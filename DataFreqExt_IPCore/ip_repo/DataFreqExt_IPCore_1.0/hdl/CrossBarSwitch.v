==> flow/design.v <==
`timescale 1ns / 1ps
module CrossBarSwitch(
	input clk,
	input rst,
	input [NUM_STATE_WIDTH_BIT-1:0] Normstate0,
	input [LENGTH_ARRAY_WIDTH_BIT-1:0] Normindex0,
	input [NUM_STATE_WIDTH_BIT-1:0] Normstate1,
	input [LENGTH_ARRAY_WIDTH_BIT-1:0] Normindex1,
	input [NUM_STATE_WIDTH_BIT-1:0] Clamstate0,
	input [LENGTH_ARRAY_WIDTH_BIT-1:0] Clamindex0,
	input [NUM_STATE_WIDTH_BIT-1:0] Clamstate1,
	input [LENGTH_ARRAY_WIDTH_BIT-1:0] Clamindex1,
	output reg Norminterrupt0,
	output reg Norminterrupt1,
	output reg Norminterrupt2,
	output reg Claminterrupt0,
	output reg Claminterrupt1,
	output reg Claminterrupt2,
	input NormWaiting0,
	input NormWaiting1,
	input NormWaiting2,
	input ClamWaiting0,
	input ClamWaiting1,
	input ClamWaiting2,
	output reg cont0,
	output reg cont1,
	output reg cont2,
	output reg Normtransfered0,
	output reg Normtransfered1,
	output reg Normtransfered2,
	output reg Clamtransfered0,
	output reg Clamtransfered1,
	output reg Clamtransfered2
    );
parameter LENGTH_ARRAY = 100;
parameter NUM_PROCESSOR = 3;
parameter DATA_INDEX_WIDTH = 32;
parameter BIT_ON_TAILS = 7;
localparam integer NUM_STATE_WIDTH_BIT = log2(NUM_STATE);
localparam integer LENGTH_ARRAY_WIDTH_BIT = log2(LENGTH_ARRAY);
localparam integer LENGTH_HASH_ARRAY = 1 << BIT_ON_TAILS;
localparam integer LENGTH_HASH_ARRAY_WIDTH_BIT = log2((1 << BIT_ON_TAILS + 1));
localparam integer MASK = (1 << BIT_ON_TAILS) - 1;
localparam integer NUM_STATE = 7;
function [31:0] log2;
	input [31:0] value;
	integer l;
	begin
		log2 = 0;
		for (l = 0; (1<<l) < value; l = l + 1)
			log2 = l+1;
	end
endfunction
localparam Wait = 0;
localparam WaitForInterrupt = 1;
localparam Fetch = 2;
localparam FirstTempIndex = 3;
localparam RdHashOccurr = 4;
localparam CollisionCal = 5;
localparam HashBuild = 6;
reg ContProcess;
reg [3:0] cnt;
integer i;
always @(posedge clk)
begin
	if (rst)
		begin
			Norminterrupt0 <= 0;
			Norminterrupt1 <= 0;
			Norminterrupt2 <= 0;
		end
	else
		begin
		end
end
always @(posedge clk)
begin
	if (rst)
		begin
			Claminterrupt0 <= 0;
			Claminterrupt1 <= 0;
			Claminterrupt2 <= 0;
		end
	else
		begin
		end
end
always @(posedge clk)
begin
	if (rst)
		cnt <= 0;
	else
		if (cnt == 2*6)
			cnt <= cnt;
		else
		if (ContProcess)
			cnt <= cnt + 1;
end
always @(posedge clk)
begin
	if (rst)
		begin
			ContProcess <= 0;
			cont0 <= 0;
			cont1 <= 0;
			cont2 <= 0;
		end
	else
		begin
			if ((cnt == 0) && NormWaiting0 && ClamWaiting0)
				begin
					cont0 <= 1;
					cont1 <= 1;
					ContProcess <= 1;
				end
			else 
			if ((cnt == 2) && NormWaiting0 && NormWaiting1 && ClamWaiting0 && ClamWaiting1)
				begin
					cont0 <= 1;
					cont1 <= 1;
					cont2 <= 1;
					ContProcess <= 1;
				end
			else
			if (NormWaiting0 && NormWaiting1 && NormWaiting2 && ClamWaiting0 && ClamWaiting1 && ClamWaiting2)
				begin
					cont0 <= 1;
					cont1 <= 1;
					cont2 <= 1;
					ContProcess <= 1;
				end
			else
				begin
					cont0 <= 0;
					cont1 <= 0;
					cont2 <= 0;
					ContProcess <= 0;
				end
		end
end
always @(posedge clk)
begin
	if (rst)
		begin
			Normtransfered0 <= 0;
			Normtransfered1 <= 0;
			Normtransfered2 <= 0;
		end
	else
		begin
			if (Norminterrupt0) Normtransfered1 <= 1;
			if (Norminterrupt1) Normtransfered2 <= 1;
		end
end
always @(posedge clk)
begin
	if (rst)
		begin
			Clamtransfered0 <= 0;
			Clamtransfered1 <= 0;
			Clamtransfered2 <= 0;
		end
	else
		begin
			if (Claminterrupt0) Clamtransfered1 <= 1;
			if (Claminterrupt1) Clamtransfered2 <= 1;
		end
end
endmodule
* From RTL to reports: CrossBarSwitch
What the tools print for CrossBarSwitch, step after step. Lines are those of the file above, counted from 1. Operators carry their Yosys type and port widths (W data, S select, Z words). Library cell names are shortened. A cell with - has no value.
Set-up: top module CrossBarSwitch, clock input clk, standard-cell library sky130hd, library corner tt_025C_1v80

* Elaborated design
Counts by Yosys on the flattened word-level netlist (proc, flatten, opt, wreduce; memories kept). Register bits leave out memories and registers merged into their read ports (data or address); mux counts leave out enables and synchronous resets folded into registers. Print and check cells are left out. Cells with the same type and inputs are merged into one.
Storage and ports: register bits after elaboration 6, input bits 48, output and inout port bits 15, word-level cells 23
Cells by class: add/subtract/negate cells 1, eq/ne operators 2, mux-type cells 3, bitwise logic cells 1, reduce/logical cells 13
Operator list (number):
- $logic_and A1 B1 Y1 | 11
- $add A4 B1 Y4 const B | 1
- $eq A4 B2 Y1 const B | 1
- $eq A4 B4 Y1 const B | 1
- $logic_not A4 Y1 | 1
- $mux W1 | 3
- $reduce_and A2 Y1 | 1
- $not A1 Y1 | 1

* Longest topological paths
Depth = most cells in a row (Yosys ltp): at word level without a register or memory, in the mapped netlist without a sequential cell, where the memories' decode and read muxes count.
Depth: depth in word-level cells 8, ABC_AREA 0, mapped depth 5, depth with buffers taken out 5

* Netlist
Yosys stat after the flow's synthesis: flattened, memories mapped to cells. It holds for the ABC_AREA given above (unset counts as 0); a run with the other value may have another netlist. Totals and module areas in this step are rounded.
Cells by type:
- dfxtp_1 | number 6, area in all 120.115 um2
- buf_4 | number 13, area in all 97.594 um2
- ha_1 | number 3, area in all 37.536 um2
- nand3_1 | number 5, area in all 25.024 um2
- a21oi_1 | number 4, area in all 20.019 um2
- inv_1 | number 5, area in all 18.768 um2
- a41o_1 | number 1, area in all 10.01 um2
- nand3_2 | number 1, area in all 10.01 um2
- o21ai_0 | number 2, area in all 10.01 um2
- a311oi_1 | number 1, area in all 8.758 um2
- o2111ai_1 | number 1, area in all 8.758 um2
- o311ai_1 | number 1, area in all 8.758 um2
- o41ai_1 | number 1, area in all 8.758 um2
- or3b_1 | number 1, area in all 8.758 um2
- and3_2 | number 1, area in all 7.507 um2
- nor3b_1 | number 1, area in all 7.507 um2
- o211ai_1 | number 1, area in all 7.507 um2
- and2_0 | number 1, area in all 6.256 um2
Not listed: further types 2, cells in them 2.
Synthesis totals: cell count 51, synthesis area 429.2 um2, area of sequential cells 120.1 um2, flip-flop cells 6, buffer cells 13

* Timing after synthesis
OpenSTA on the mapped netlist: ideal clock, no wires. The path of least setup slack (recovery checks aside). Input and output delay are each 20% of the period. Register names are those of the netlist, which keeps one name where synthesis merged equal registers.
Path post-synthesis: path kind register to register, start point register cnt[0], end point register cnt[3], clock period 1400 ps, setup time 131 ps, time at the first pin 0 ps, arrival 1201 ps, data required time 1269 ps, path slack 67 ps, path delay 1332 ps, driving pins on the path 6, buffers on the path 0, synthesis period reached 1333 ps
"path delay" = arrival - input delay + setup time. "driving pins on the path" counts driving pins, that of a launching flip-flop among them; a cell with two outputs on the path counts twice. "synthesis period reached" = period - worst setup slack (recovery checks aside). The figure is calculated, with input and output delays left at 20% of the set period. The rows between start and end are the longest chain of elaborated cells between them; the timing report does not say that the signal goes this way. Where chains are equally long, one stands for them. Each line given opens the expression or statement behind the cell; cells for indexed reads and writes are added by Yosys, which also makes memories of some case tables. At most two assigning lines are given for a register; there are more.
Between the ends, post-synthesis: path through dfxtp_1 -> inv_1 -> ha_1 -> and3_2 -> o311ai_1 -> o41ai_1, cells in the longest elaborated chain 3, elaborated cells on any way between the ends 4, RTL lines with such cells 2, classes of those cells add/sub: 1; eq/ne: 1; logic: 1; reduce/logical: 1
Ends and longest elaborated chain, post-synthesis:
- from (decl) | line 62 | reg [3:0] cnt;
- from (assign) | line 94 | cnt <= cnt;
- from (assign) | line 97 | cnt <= cnt + 1;
- $eq A4 B4 Y1 | line 93 | if (cnt == 2*6)
- $not A1 Y1
- $reduce_and A2 Y1
- to (assign) | line 94
- to (assign) | line 97
- to (decl) | line 62

* Path in the finished layout
From the final timing report of flow run 1: the path of least setup slack in the routed layout; clock arrival at registers is part of the times. The report prints the path's times to 10 ps; the period is as set.
Path post-layout: path kind register to register, start point register cnt[0], end point register cont2, clock period 1080 ps, setup time 110 ps, time at the first pin 230 ps, arrival 1320 ps, data required time 1200 ps, path slack -120 ps, driving pins on the path 6, buffers on the path 0
The rows between start and end are the longest chain of elaborated cells between them; the timing report does not say that the signal goes this way. Where chains are equally long, one stands for them. At most two assigning lines are given for a register; there are more.
Between the ends, post-layout: path through dfxtp_2 -> inv_2 -> ha_4 -> or3b_4 -> o2111ai_2 -> a21oi_1, cells in the longest elaborated chain 6, elaborated cells on any way between the ends 9, RTL lines with such cells 2, classes of those cells eq/ne: 1; mux: 1; reduce/logical: 7
Ends and longest elaborated chain, post-layout:
- from (decl) | line 62 | reg [3:0] cnt;
- from (assign) | line 94 | cnt <= cnt;
- from (assign) | line 97 | cnt <= cnt + 1;
- $eq A4 B2 Y1 | line 117 | if ((cnt == 2) && NormWaiting0 && NormWaiting1 && ClamWaiting0 && ClamWaiting1)
- $logic_and A1 B1 Y1 x4 | line 117
- $mux W1 | line 117
- to (assign) | line 106 | cont2 <= 0;
- to (assign) | line 121 | cont2 <= 1;
- to (decl) | line 27 | output reg cont2,

Measured results for CrossBarSwitch: 2 stored runs of the Yosys and OpenROAD flow on sky130hd. The settings differ; the order carries no meaning. The constraints put input and output delay at 20% of the set period each and load the outputs with 0.01 pF.
"achieved period": clock period set for the run, less the worst setup slack. It is reckoned from that one timing run; input and output delays stay at 20% of the period that was set.
"time used up by the worst setup path" means the part of the period allowed to the worst setup path (the constraints hold back 20% at inputs and 20% at outputs) less its slack; where the path has registers, the arrival times of their clocks count too.
"power consumption" rests on the timing tool's default activity at the inputs, not on a simulated workload.
"time used up by the worst setup path" is known to 10 ps.
The measured numbers are rounded.

[flow run 1] flow files
==> flow/run.sh <==
#!/bin/bash
# the make line also repeats the synthesis and layout settings of config.mk as NAME=value (left out here)
make -C /OpenROAD-flow-scripts/flow DESIGN_CONFIG=/design/flow/config.mk WORK_HOME=/design/flow/orfs CLKGATE_MAP_FILE= finish
==> flow/config.mk <==
export PLATFORM = sky130hd
export DESIGN_NAME = CrossBarSwitch
export DESIGN_NICKNAME = CrossBarSwitch
export VERILOG_FILES = /design/flow/design.v
export SDC_FILE = /design/flow/constraint.sdc
export NUM_CORES = 4
export LEC_CHECK = 0
export CAP_MARGIN = 20
export CORE_MARGIN = 2
export CORE_UTILIZATION = 40
export SLEW_MARGIN = 20
==> flow/constraint.sdc <==
create_clock -name core_clock -period 1.08 [get_ports {clk}]
set_input_delay 0.2160 -clock core_clock [delete_from_list [all_inputs] [get_ports {clk}]]
set_output_delay 0.2160 -clock core_clock [all_outputs]
set_load 0.01 [all_outputs]

[flow run 1] result: power consumption 507.9 uW; final design utilization 67.1%; time used up by the worst setup path 1200 ps; worst path kind register to register; achieved period 1201 ps; worst setup slack after layout -121 ps; total negative slack on setup checks -453 ps; lowest hold slack 459 ps; standard-cell area after layout 646.9 um2; area of the synthesized netlist 429.2 um2; die outline area 1351 um2

[flow run 2] flow files
==> flow/run.sh <==
#!/bin/bash
# the make line also repeats the synthesis and layout settings of config.mk as NAME=value (left out here)
make -C /OpenROAD-flow-scripts/flow DESIGN_CONFIG=/design/flow/config.mk WORK_HOME=/design/flow/orfs CLKGATE_MAP_FILE= finish
==> flow/config.mk <==
export PLATFORM = sky130hd
export DESIGN_NAME = CrossBarSwitch
export DESIGN_NICKNAME = CrossBarSwitch
export VERILOG_FILES = /design/flow/design.v
export SDC_FILE = /design/flow/constraint.sdc
export NUM_CORES = 4
export LEC_CHECK = 0
export CAP_MARGIN = 20
export CELL_PAD_IN_SITES_GLOBAL_PLACEMENT = 2
export CORE_MARGIN = 2
export CORE_UTILIZATION = 28
export CTS_CLUSTER_SIZE = 63
export MAX_ROUTING_LAYER = met4
export SETUP_SLACK_MARGIN = 0.13
export SLEW_MARGIN = 5
==> flow/constraint.sdc <==
create_clock -name core_clock -period 1.11 [get_ports {clk}]
set_input_delay 0.2220 -clock core_clock [delete_from_list [all_inputs] [get_ports {clk}]]
set_output_delay 0.2220 -clock core_clock [all_outputs]
set_load 0.01 [all_outputs]

[flow run 2] result: power consumption 542.1 uW; final design utilization 41.6%; time used up by the worst setup path 1220 ps; worst path kind register to register; achieved period 1221 ps; worst setup slack after layout -111 ps; total negative slack on setup checks -270 ps; lowest hold slack 472 ps; standard-cell area after layout 611.8 um2; area of the synthesized netlist 429.2 um2; die outline area 1862 um2
