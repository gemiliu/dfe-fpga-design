==> flow/design.v <==
`timescale 1ns / 1ps
module MemoryController(
	input clk,
	input rst,
	input DataRequest,
	output CacheEnough,
	output reg WrInitStreamData,
	output reg [LENGTH_ARRAY_WIDTH_BIT-1:0] AddrInitStreamData,
	output reg [DATA_INDEX_WIDTH-1:0] InitStreamData,
	output reg WrInitHash,
	output reg [LENGTH_HASH_ARRAY_WIDTH_BIT-1:0] AddrInitHashOccurr,
	output reg [DATA_INDEX_WIDTH*2-1:0] InitHashOccurr
);
parameter LENGTH_ARRAY = 100;
parameter NUM_PROCESSOR = 3;
parameter DATA_INDEX_WIDTH = 32;
parameter BIT_ON_TAILS = 7;
localparam integer NUM_STATE_WIDTH_BIT = log2(NUM_STATE);
localparam integer LENGTH_ARRAY_WIDTH_BIT = log2(LENGTH_ARRAY);
localparam integer LENGTH_HASH_ARRAY = 1 << BIT_ON_TAILS;
localparam integer LENGTH_HASH_ARRAY_WIDTH_BIT = log2((1 << BIT_ON_TAILS + 1));
localparam integer MASK = (1 << BIT_ON_TAILS) - 1;
localparam integer NUM_STATE = 6;
function [31:0] log2;
	input [31:0] value;
	integer l;
	begin
		log2 = 0;
		for (l = 0; (1<<l) < value; l = l + 1)
			log2 = l+1;
	end
endfunction
reg [31:0] br_dout[0:99];
initial 
begin
	br_dout[0] =   514;
	br_dout[1] =    39;
	br_dout[2] =   608;
	br_dout[3] =   341;
	br_dout[4] =   294;
	br_dout[5] =   571;
	br_dout[6] =   940;
	br_dout[7] =   505;
	br_dout[8] =   650;
	br_dout[9] =   583;
	br_dout[10] =   832;
	br_dout[11] =   221;
	br_dout[12] =   886;
	br_dout[13] =    91;
	br_dout[14] =   404;
	br_dout[15] =   857;
	br_dout[16] =   506;
	br_dout[17] =   895;
	br_dout[18] =   784;
	br_dout[19] =   829;
	br_dout[20] =   470;
	br_dout[21] =   891;
	br_dout[22] =   948;
	br_dout[23] =   665;
	br_dout[24] =   370;
	br_dout[25] =   791;
	br_dout[26] =   712;
	br_dout[27] =    37;
	br_dout[28] =   918;
	br_dout[29] =   827;
	br_dout[30] =   476;
	br_dout[31] =   785;
	br_dout[32] =    74;
	br_dout[33] =   727;
	br_dout[34] =   888;
	br_dout[35] =   413;
	br_dout[36] =   134;
	br_dout[37] =   299;
	br_dout[38] =   620;
	br_dout[39] =    25;
	br_dout[40] =   530;
	br_dout[41] =   207;
	br_dout[42] =   424;
	br_dout[43] =   125;
	br_dout[44] =   942;
	br_dout[45] =   683;
	br_dout[46] =   956;
	br_dout[47] =   953;
	br_dout[48] =   138;
	br_dout[49] =   999;
	br_dout[50] =   184;
	br_dout[51] =   597;
	br_dout[52] =   422;
	br_dout[53] =   739;
	br_dout[54] =   444;
	br_dout[55] =   865;
	br_dout[56] =   290;
	br_dout[57] =   567;
	br_dout[58] =   864;
	br_dout[59] =   789;
	br_dout[60] =   822;
	br_dout[61] =   955;
	br_dout[62] =   908;
	br_dout[63] =   449;
	br_dout[64] =   690;
	br_dout[65] =   439;
	br_dout[66] =   704;
	br_dout[67] =    61;
	br_dout[68] =   750;
	br_dout[69] =   403;
	br_dout[70] =   388;
	br_dout[71] =   777;
	br_dout[72] =    66;
	br_dout[73] =   903;
	br_dout[74] =   296;
	br_dout[75] =   309;
	br_dout[76] =   942;
	br_dout[77] =   107;
	br_dout[78] =   532;
	br_dout[79] =   121;
	br_dout[80] =   162;
	br_dout[81] =   991;
	br_dout[82] =   152;
	br_dout[83] =   557;
	br_dout[84] =   478;
	br_dout[85] =   163;
	br_dout[86] =   564;
	br_dout[87] =   561;
	br_dout[88] =   602;
	br_dout[89] =    31;
	br_dout[90] =    72;
	br_dout[91] =   485;
	br_dout[92] =   462;
	br_dout[93] =   611;
	br_dout[94] =   884;
	br_dout[95] =   769;
	br_dout[96] =   850;
	br_dout[97] =   303;
	br_dout[98] =   680;
	br_dout[99] =   101;
end
always @(posedge clk)
begin
	if (rst)
		begin
			WrInitStreamData <= 0;
			AddrInitStreamData <= 0;
		end
	else
		begin
			if (DataRequest)
				begin
					if (AddrInitStreamData < LENGTH_ARRAY)
						begin
							InitStreamData <= br_dout[AddrInitStreamData];
							WrInitStreamData <= 1;
							AddrInitStreamData <= AddrInitStreamData + 1;
						end
					else
						begin
							WrInitStreamData <= 0;
						end
				end
			else
				begin
					WrInitStreamData <= 0;
					AddrInitStreamData <= 0;
				end
		end
end
always @(posedge clk)
begin
	if (rst)
		begin
			WrInitHash <= 0;
			AddrInitHashOccurr <= 0;
		end
	else
		begin
			if (DataRequest)
				begin
					if (AddrInitHashOccurr < LENGTH_HASH_ARRAY)
						begin
							InitHashOccurr <= 0;
							WrInitHash <= 1;
							AddrInitHashOccurr <= AddrInitHashOccurr + 1;
						end
					else
						begin
							WrInitHash <= 0;
						end
				end
			else
				begin
					WrInitHash <= 0;
					AddrInitHashOccurr <= 0;
				end
		end
end
assign CacheEnough = (AddrInitHashOccurr == LENGTH_HASH_ARRAY);
endmodule
# ---- Step by step through the tools: MemoryController
# What the tools print for MemoryController, step after step.
# Line numbers count from 1 in the design file above.
# The mark - stands for no value.
dict set report inputs {
  top_module {MemoryController}
  clock {clk}
  cell_library {sky130hd}
  corner {tt_025C_1v80}
}

# ---- Elaborated design
# Yosys after proc, flatten, opt, wreduce and memory -nomap, before mapping. Enables and synchronous resets that opt folds into registers are not counted as muxes. Memory bits, and registers merged into a memory's read port (data or address), are not among the register bits. Print and check cells are not counted. Equal cells are merged and count once.
# Memory sizes are those after Yosys's memory passes, which may raise the word count (mostly to a power of two), join words into wider ones and drop unused or constant bits.
dict set report bits {
  n_memories 1
  clocked_rd_ports_x_width 10
  word_cells 17
  romBits 1000
  output_inout_bits 114
  register_bits 49
}
# memory words word_bits read_ports wr line_no
set mem_list {}
lappend mem_list {br_dout 100 10 1 0 33} ;# reg [31:0] br_dout[0:99];
dict set report op_classes {
  equal 1
  add_sub_neg 2
  n_reduce_logical 2
  cmp 2
  logic 2
  muxes 2
}
# operator n
set op_table {}
lappend op_table {{adder 8 x 1 -> 8 bit (second input constant)} 1}
lappend op_table {{< comparator 8 bit (second input constant)} 1}
lappend op_table {{equality test 8 bit (second input constant)} 1}
lappend op_table {{adder 7 x 1 -> 7 bit (second input constant)} 1}
lappend op_table {{< comparator 7 bit (second input constant)} 1}
lappend op_table {{AND reduction 3 bit} 1}
lappend op_table {{inverter 1 bit} 2}
lappend op_table {{OR reduction 2 bit} 1}
lappend op_table {{2-to-1 mux 1 bit} 2}

# ---- Logic depth
# Depth = most cells in a row (Yosys ltp): at word level without a register or memory, in the mapped netlist without a sequential cell, where the memories' decode and read muxes count.
dict set report depth {
  depth_word 2
  abc_area 1
  ltp_mapped 12
}

# ---- Netlist
# The flow's flattened synthesis, as Yosys stat reports it; memories are mapped. The netlist is that of the ABC_AREA named above (0 if unset); the other value can give another one.
# Totals and module areas in this step are rounded.
# type n type_area_um2
set by_type {}
lappend by_type {sky130_fd_sc_hd__buf_4 90 675.648}
lappend by_type {sky130_fd_sc_hd__nand2_1 130 487.968}
lappend by_type {sky130_fd_sc_hd__dfxtp_1 17 340.326}
lappend by_type {sky130_fd_sc_hd__edfxtp_1 10 300.288}
lappend by_type {sky130_fd_sc_hd__nand3_1 58 290.278}
lappend by_type {sky130_fd_sc_hd__a21oi_1 31 155.149}
lappend by_type {sky130_fd_sc_hd__ha_1 12 150.144}
lappend by_type {sky130_fd_sc_hd__inv_1 32 120.115}
lappend by_type {sky130_fd_sc_hd__nor2_1 31 116.362}
lappend by_type {sky130_fd_sc_hd__o21ai_0 12 60.058}
lappend by_type {sky130_fd_sc_hd__buf_2 11 55.053}
lappend by_type {sky130_fd_sc_hd__nand2_2 6 37.536}
lappend by_type {sky130_fd_sc_hd__o21ai_1 5 25.024}
lappend by_type {sky130_fd_sc_hd__nor3_1 4 20.019}
lappend by_type {sky130_fd_sc_hd__inv_2 4 15.014}
lappend by_type {sky130_fd_sc_hd__nand4_1 2 12.512}
lappend by_type {sky130_fd_sc_hd__nor2_2 2 12.512}
lappend by_type {sky130_fd_sc_hd__buf_6 1 11.261}
# Not listed: further types 11, cells in them 11.
dict set report mapped {
  ffs 27
  sequential_area_um2 641
  area_um2 2970
  cells 469
}

# ---- Worst setup path after synthesis
# OpenSTA on the mapped netlist: ideal clock, no wires. The path of least setup slack (recovery checks aside). Input and output delay are each 20% of the period. Register names are those of the netlist, which keeps one name where synthesis merged equal registers.
dict set report synth_timing {
  path_type {flip-flop to flip-flop}
  startpoint {register AddrInitStreamData[0]}
  endpoint {register InitStreamData[5]}
  required_time_ps 1916
  period_ps 2170
  setup_slack_ps 73
  t_first_pin_ps 0
  path_delay_ps 2097
  n_path_buf 1
  t_arrival_ps 1843
  stages 12
  synth_period_reached_ps 2097
}
# "path_delay_ps" = arrival - input delay + setup time.
# "stages" counts driving pins, that of a launching flip-flop among them; a cell with two outputs on the path counts twice.
# "synth_period_reached_ps" is the clock period less the worst setup slack; recovery checks do not enter. This is arithmetic on one report: input and output delays are still those of the set period (20% each).
# Between the ends stands the longest chain of elaborated cells between them, by number of cells; it is not shown to be the way that was timed. Of several equally long chains one is given.
# Each line given opens the expression or statement behind the cell; cells for indexed reads and writes are added by Yosys, which also makes memories of some case tables.
# A register here has more assigning lines than the two given.
dict set report synth_between {
  path_cell_list {sky130_fd_sc_hd__dfxtp_1 > sky130_fd_sc_hd__buf_2 > sky130_fd_sc_hd__inv_1 > sky130_fd_sc_hd__ha_1 > sky130_fd_sc_hd__nor2_1 > sky130_fd_sc_hd__nor2_1 > sky130_fd_sc_hd__nand2_1 > sky130_fd_sc_hd__nand2_1 > sky130_fd_sc_hd__a21oi_1 > sky130_fd_sc_hd__nand2_1 > sky130_fd_sc_hd__nand2_1 > sky130_fd_sc_hd__nand2_1}
  elab_chain_len 2
  cells_between 2
  lines_between 1
  cone_classes {compare: 1; reduce/logical: 1}
}
# item line_no
set synth_rtl {}
lappend synth_rtl {{from (decl)} 8} ;# output reg [LENGTH_ARRAY_WIDTH_BIT-1:0] AddrInitStreamData,
lappend synth_rtl {{from (assign)} 142} ;# AddrInitStreamData <= 0;
lappend synth_rtl {{from (assign)} 152} ;# AddrInitStreamData <= AddrInitStreamData + 1;
lappend synth_rtl {{< comparator 7 bit} 148} ;# if (AddrInitStreamData < LENGTH_ARRAY)
lappend synth_rtl {{AND reduction 3 bit} -}
lappend synth_rtl {{to (decl)} 9} ;# output reg [DATA_INDEX_WIDTH-1:0] InitStreamData,

# ---- Worst path after layout
# From the final timing report of flow run 1: the path of least setup slack in the routed layout; clock arrival at registers is part of the times.
# The report prints the path's times to 10 ps; the period is as set.
dict set report layout_timing {
  path_type {flip-flop to output port}
  startpoint {register AddrInitStreamData[3]}
  endpoint {output AddrInitStreamData[3]}
  t_first_pin_ps 270
  n_path_buf 2
  stages 3
  setup_slack_ps 50
  t_arrival_ps 1500
  out_delay_ps 390
  required_time_ps 1550
  period_ps 1940
}
# A register here has more assigning lines than the two given.
dict set report layout_between {
  path_cell_list {sky130_fd_sc_hd__dfxtp_1 > sky130_fd_sc_hd__buf_4 > sky130_fd_sc_hd__clkdlybuf4s50_1}
  elab_chain_len 0
  cells_between 0
  lines_between 0
}
# item line_no
set layout_rtl {}
lappend layout_rtl {{from (decl)} 8} ;# output reg [LENGTH_ARRAY_WIDTH_BIT-1:0] AddrInitStreamData,
lappend layout_rtl {{from (assign)} 142} ;# AddrInitStreamData <= 0;
lappend layout_rtl {{from (assign)} 152} ;# AddrInitStreamData <= AddrInitStreamData + 1;
lappend layout_rtl {{to (decl)} 8}

Subject: flow runs of MemoryController

Hi,

MemoryController through Yosys and OpenROAD on sky130hd: 2 stored runs, unordered, with their settings and measured results. The constraints put input and output delay at 20% of the set period each and load the outputs with 0.01 pF.
"final_power_mw" rests on the timing tool's default activity at the inputs, not on a simulated workload.
The results are shown rounded.

# flow run 1
==> flow/run.sh <==
#!/bin/bash
# the make line also repeats the synthesis and layout settings of config.mk as NAME=value (left out here)
make -C /OpenROAD-flow-scripts/flow DESIGN_CONFIG=/design/flow/config.mk WORK_HOME=/design/flow/orfs CLKGATE_MAP_FILE= finish
==> flow/config.mk <==
export PLATFORM = sky130hd
export DESIGN_NAME = MemoryController
export DESIGN_NICKNAME = MemoryController
export VERILOG_FILES = /design/flow/design.v
export SDC_FILE = /design/flow/constraint.sdc
export NUM_CORES = 4
export LEC_CHECK = 0
export ABC_AREA = 1
export CAP_MARGIN = 20
export CORE_ASPECT_RATIO = 1.7
export CORE_MARGIN = 6
export CORE_UTILIZATION = 37
export CTS_CLUSTER_SIZE = 73
export MIN_ROUTING_LAYER = met1
export PLACE_DENSITY = 0.49
export SETUP_SLACK_MARGIN = -0.12
export SLEW_MARGIN = 20
==> flow/constraint.sdc <==
create_clock -name core_clock -period 1.94 [get_ports {clk}]
set_input_delay 0.3880 -clock core_clock [delete_from_list [all_inputs] [get_ports {clk}]]
set_output_delay 0.3880 -clock core_clock [all_outputs]
set_load 0.01 [all_outputs]

==> flow run 1: results <==
final_power_mw=1.38
die_footprint_um2=10400
worst_hold_slack_ps=500
stdcell_area_um2=3270
post_synth_area_um2=2970
timing.setup.ws_ps=53

# flow run 2
==> flow/run.sh <==
#!/bin/bash
# the make line also repeats the synthesis and layout settings of config.mk as NAME=value (left out here)
make -C /OpenROAD-flow-scripts/flow DESIGN_CONFIG=/design/flow/config.mk WORK_HOME=/design/flow/orfs CLKGATE_MAP_FILE= finish
==> flow/config.mk <==
export PLATFORM = sky130hd
export DESIGN_NAME = MemoryController
export DESIGN_NICKNAME = MemoryController
export VERILOG_FILES = /design/flow/design.v
export SDC_FILE = /design/flow/constraint.sdc
export NUM_CORES = 4
export LEC_CHECK = 0
export ABC_AREA = 0
export CAP_MARGIN = 5
export CELL_PAD_IN_SITES_DETAIL_PLACEMENT = 1
export CELL_PAD_IN_SITES_GLOBAL_PLACEMENT = 0
export CORE_ASPECT_RATIO = 0.65
export CORE_MARGIN = 10
export CORE_UTILIZATION = 36
export CTS_CLUSTER_DIAMETER = 49
export MAX_ROUTING_LAYER = met4
export PLACE_DENSITY_LB_ADDON = 0.15
export SETUP_SLACK_MARGIN = -0.01
export SLEW_MARGIN = 25
export TNS_END_PERCENT = 15
==> flow/constraint.sdc <==
create_clock -name core_clock -period 1.53 [get_ports {clk}]
set_input_delay 0.3060 -clock core_clock [delete_from_list [all_inputs] [get_ports {clk}]]
set_output_delay 0.3060 -clock core_clock [all_outputs]
set_load 0.01 [all_outputs]

==> flow run 2: results <==
final_power_mw=1.97
die_footprint_um2=12900
worst_hold_slack_ps=628
stdcell_area_um2=4350
post_synth_area_um2=3140
timing.setup.ws_ps=-479

Regards
